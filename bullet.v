==> flow/design.v <==
module bullet(clk,resetn,tx,ty,td,ready,fire,bx,by,bd,start);
	input clk,resetn,start;
	input [7:0] tx;  
	input [6:0] ty;  
	input [1:0] td;  
	input ready;  
	input fire;  
	output reg [7:0] bx;  
	output reg [6:0] by;  
	output reg [2:0] bd;  
	reg [2:0] current_state,next_state;	
	reg divider_enable;
	reg [19:0] dividerout;
	reg divider;
	localparam    
					WAIT = 3'd0,     
					READY = 3'd1,    
					UP      = 3'd2,  
					DOWN    = 3'd3,  
					LEFT    = 3'd4,  
					RIGHT   = 3'd5;	 
		always@(*)
		begin: state_table 
				case (current_state)
					WAIT: next_state = start ? READY : WAIT;
					READY: begin  
								if(!fire)
									next_state = READY;
								else begin  
									case(td)  
										2'd0: next_state = UP;
										2'd1: next_state = DOWN;
										2'd2: next_state = LEFT;
										2'd3: next_state = RIGHT;
									endcase
								end
							end
					UP: next_state = ready ? READY : UP;
					DOWN: next_state = ready ? READY : DOWN;
					LEFT: next_state = ready ? READY : LEFT;
					RIGHT: next_state = ready ? READY : RIGHT;
					default: next_state = READY;
				endcase
		end
		always@(posedge clk)
		begin: state_FFs
			if(!resetn)  
				current_state <= WAIT;
			else  
				current_state <= next_state;
		end  
		always @(*)
		begin: output_logic
			divider_enable = 1'b0;
			bd = 3'd0;
			case (current_state)  
				READY: begin  
					divider_enable = 1'b0;  
					bd = 3'd0;
					end
				UP: begin
					divider_enable = 1'b1;
					bd = 3'b100;
					end
				DOWN: begin
					divider_enable = 1'b1;
					bd = 3'b101;
					end
				LEFT: begin
					divider_enable = 1'b1;
					bd = 3'b110;
					end
				RIGHT: begin
					divider_enable = 1'b1;
					bd = 3'b111;
					end
			endcase
		end
	always @(posedge clk)
		begin:ratedivider
			if(!resetn)begin
				dividerout <=  20'd0;
				divider <= 1'd0;
				end
			else if(dividerout == 20'b10100000010100000111)begin
				dividerout <= 20'd0;
				divider <= 1'd1;
				end
			else if(divider_enable == 1'd0)begin
				dividerout <= 20'd0;
				divider <= 1'd0;
				end
			else begin
				dividerout <= dividerout + 1'b1;
				divider <= 1'd0;
				end
		end
	always @(posedge clk)
		begin
			if(!bd[2])begin  
				bx <= tx;
				by <= ty;
				end
			else if(divider == 1'd1)begin
				case(bd[1:0])
					2'd0: begin  
						bx <= bx;
						by <= by-1'd1;
						end
					2'd1: begin  
						bx <= bx;
						by <= by+1'd1;
						end
					2'd2: begin  
						bx <= bx-1'd1;
						by <= by;
						end
					2'd3: begin  
						bx <= bx+1'd1;
						by <= by;
						end
				endcase
			end
			else begin
				bx <= bx;
				by <= by;
				end
		end
endmodule 
Step by step through the tools: bullet --
What the tools print for bullet, step after step. Line numbers count from 1 in the design file above. Cell names lack the library's common part. A cell with - has no value.
Design: design top bullet, clock clk, cell library sky130hd, timing corner tt_025C_1v80

Word level --
Source: Yosys, flattened and elaborated, memories not mapped. Widths are those after wreduce. Registers that Yosys merges into a memory's read port (data or address) are not register bits. Print and check cells do not count. Equal cells are merged and count once.
Word-level totals: register bits after elaboration 39, bits in latches 0, bits in writable memories 0, bits in read-only memories 0, clocked read ports x word width 0, memories 0, input bits 22, output and inout port bits 18, word-level cells 53
Operators by class: $add $sub $neg 5, multipliers 0, divide/modulo/power cells 0, magnitude comparators 0, equality and inequality tests 15, shift operators 0, multiplexer cells 17, bitwise gates (word level) 2, reductions and logical operators 9
Operator list (count):
- parallel mux 3 bit (select 4 bit) | 2
- adder 20 x 1 -> 20 bit with constant B | 1
- equality test 20 bit with constant B | 1
- parallel mux 3 bit (select 6 bit) | 1
- parallel mux 8 bit (select 2 bit) | 1
- two-way mux 8 bit | 2
- parallel mux 7 bit (select 2 bit) | 1
- two-way mux 7 bit | 2
- two-way mux 3 bit | 3
- equality test 2 bit with constant B | 4
- adder 8 x 1 -> 8 bit with constant B | 1
- subtractor 8 x 1 -> 8 bit with constant B | 1
- adder 7 x 1 -> 7 bit with constant B | 1
- subtractor 7 x 1 -> 7 bit with constant B | 1
- inequality test 2 bit with constant B | 3
- equality test 3 x 2 -> 1 bit with constant B | 2
- equality test 3 bit with constant B | 2
- equality test 2 x 1 -> 1 bit with constant B | 2
- logical NOT 2 bit | 2
- AND reduction 2 bit | 2
- OR reduction 2 bit | 2
- OR reduction 4 bit | 1
- two-way mux 2 bit | 2
- equality test 3 x 1 -> 1 bit with constant B | 1
- logical NOT 3 bit | 1
- OR reduction 3 bit | 1
- two-way mux 1 bit | 3
- NOT 1 bit | 2

Longest topological paths --
Yosys ltp: most cells in a row. Word level: on the elaborated netlist, between registers, memories and ports. Mapped: between sequential cells and ports; inverters and the memories' decode and read muxes count.
Depth: depth in word-level cells 6, ABC_AREA 0, mapped depth 7, gate-level depth less buffers 7

After synthesis --
Source: synth_stat.txt of the flow (Yosys; design flattened, memories mapped). It holds for the ABC_AREA given above (unset counts as 0); a run with the other value may have another netlist. Totals and module areas in this step are rounded.
Cells by type:
- dfxtp_1 | count 27, area in all 540.518 µm²
- edfxtp_1 | count 15, area in all 450.432 µm²
- ha_1 | count 13, area in all 162.656 µm²
- nand2_1 | count 29, area in all 108.854 µm²
- xnor2_1 | count 12, area in all 105.101 µm²
- nor2_1 | count 26, area in all 97.594 µm²
- o21ai_0 | count 19, area in all 95.091 µm²
- a21oi_1 | count 15, area in all 75.072 µm²
- xor2_1 | count 8, area in all 70.067 µm²
- nand3_1 | count 10, area in all 50.048 µm²
- nor3b_1 | count 6, area in all 45.043 µm²
- nand4_1 | count 7, area in all 43.792 µm²
- inv_1 | count 11, area in all 41.29 µm²
- fa_1 | count 2, area in all 40.038 µm²
- nor4_1 | count 5, area in all 31.28 µm²
- a21o_1 | count 4, area in all 30.029 µm²
- nor2b_1 | count 4, area in all 25.024 µm²
- or3_1 | count 4, area in all 25.024 µm²
Other cell types: 25; their cells: 39.
Synthesis totals: cell count 256, chip area (Yosys) 2340 µm², sequential area 991 µm², flip-flop cells 42, buffer cells 5

Timing after synthesis --
Source: OpenSTA report_checks on the synthesized netlist (no wires, ideal clock, input and output delay 20% of the period each), path of least setup slack; recovery checks are left aside. Register names are those of the netlist, which keeps one name where synthesis merged equal registers.
Path post-synthesis: path type register -> register, start register current_state, end register bx[6], clock period 2.35 ns, library setup time 0.136 ns, time at the first pin 0.000 ns, arrival time 2.115 ns, required time 2.214 ns, path slack 0.099 ns, path delay 2.251 ns, stages on the path 7, buffers on the path 0, period reached after synthesis 2.251 ns
"path delay" = arrival - input delay + setup time. "stages on the path" counts driving pins, that of a launching flip-flop among them; a cell with two outputs on the path counts twice. "period reached after synthesis" = period - worst setup slack (recovery checks aside). The figure is calculated, with input and output delays left at 20% of the set period. Where an end lacks its bit number, it is one bit of the signal, or one of the new flip-flops if synthesis recoded a state register. Between the ends stands the longest chain of elaborated cells between them, by number of cells; it is not shown to be the way that was timed. Of several equally long chains one is given. Each line given opens the expression or statement behind the cell; cells for indexed reads and writes are added by Yosys, which also makes memories of some case tables. At most two assigning lines are given for a register; there are more. Ways into the end's enable are left out, as the timed path ends at the data pin.
Between the ends, post-synthesis: cells stage by stage dfxtp_1 a21oi_1 ha_1 a21o_1 a31o_2 a2111oi_0 nand3b_1, length of the longest elaborated chain 6, elaborated cells between the ends (all ways) 10, those cells by class 6 x eq/ne; 4 x mux
Ends and longest elaborated chain, post-synthesis:
- start, declared | line 11 | reg [2:0] current_state,next_state;
- start, assigned | line 48 | current_state <= WAIT;
- start, assigned | line 50 | current_state <= next_state;
- equality test 3 bit | line 56 | case (current_state)
- parallel mux 3 bit (select 4 bit) | line 56
- equality test 2 bit | line 105 | case(bd[1:0])
- parallel mux 8 bit (select 2 bit) | line 105
- two-way mux 8 bit | line 104 | else if(divider == 1'd1)begin
- two-way mux 8 bit | line 100 | if(!bd[2])begin
- end, assigned | line 101 | bx <= tx;
- end, assigned | line 107 | bx <= bx;
- end, declared | line 8 | output reg [7:0] bx;

Path in the finished layout --
Path of least setup slack in the final report of run A (OpenROAD, finished layout, wires in). Where an end is a register, its clock arrival counts in the times.
Path after layout: path type register -> register, start register current_state, end register by[6], clock period 2.42 ns, library setup time 0.24 ns, time at the first pin 0.30 ns, arrival time 2.26 ns, required time 2.47 ns, path slack 0.21 ns, stages on the path 8, buffers on the path 0
Where an end lacks its bit number, it is one bit of the signal, or one of the new flip-flops if synthesis recoded a state register. At most two assigning lines are given for a register; there are more.
Between the ends, after layout: cells stage by stage dfxtp_1 nor3b_2 inv_1 fa_1 a211oi_2 o21ai_0 a211oi_1 nor3b_1
Ends and longest elaborated chain, after layout:
- start, declared | line 11 | reg [2:0] current_state,next_state;
- start, assigned | line 48 | current_state <= WAIT;
- start, assigned | line 50 | current_state <= next_state;
- end, assigned | line 102 | by <= ty;
- end, assigned | line 108 | by <= by-1'd1;
- end, declared | line 9 | output reg [6:0] by;
Chain of elaborated cells between the ends: none given.

Subject: flow runs of bullet

Hi,

Stored flow runs of bullet (2 of them; Yosys, OpenROAD, sky130hd). They differ in their settings and are not a sequence. Constraints: input delay and output delay 20% of the set period each, output load 0.01 pF.
"worst setup path time" is the time allowed to the run's worst setup path (the clock period less input and output delay, where it has them) less its slack. Clock arrival times count: a late capture clock shortens it, a late launch clock lengthens it.
The measured numbers are rounded.
[run A] settings: period_ns=2.42, CORE_UTILIZATION=25, PLACE_DENSITY_LB_ADDON=0.23, CTS_CLUSTER_SIZE=44, CTS_CLUSTER_DIAMETER=52, CAP_MARGIN=20, CORE_MARGIN=2, SLEW_MARGIN=20
[run A] result: chip area after synthesis (Yosys) 2340 µm², die area 10200 µm², utilization 33.1 %, worst setup slack after layout 0.212 ns, total negative slack 0.000 ns, worst hold slack 0.459 ns, worst setup path time 2.21 ns, worst setup path kind register -> register
[run B] settings: period_ns=3.94, CAP_MARGIN=20, CORE_MARGIN=2, CORE_UTILIZATION=40, SLEW_MARGIN=20
[run B] result: chip area after synthesis (Yosys) 2340 µm², die area 6490 µm², utilization 52.2 %, worst setup slack after layout 1.27 ns, total negative slack 0.000 ns, worst hold slack 0.463 ns, worst setup path time 1.88 ns, worst setup path kind register -> output

Regards
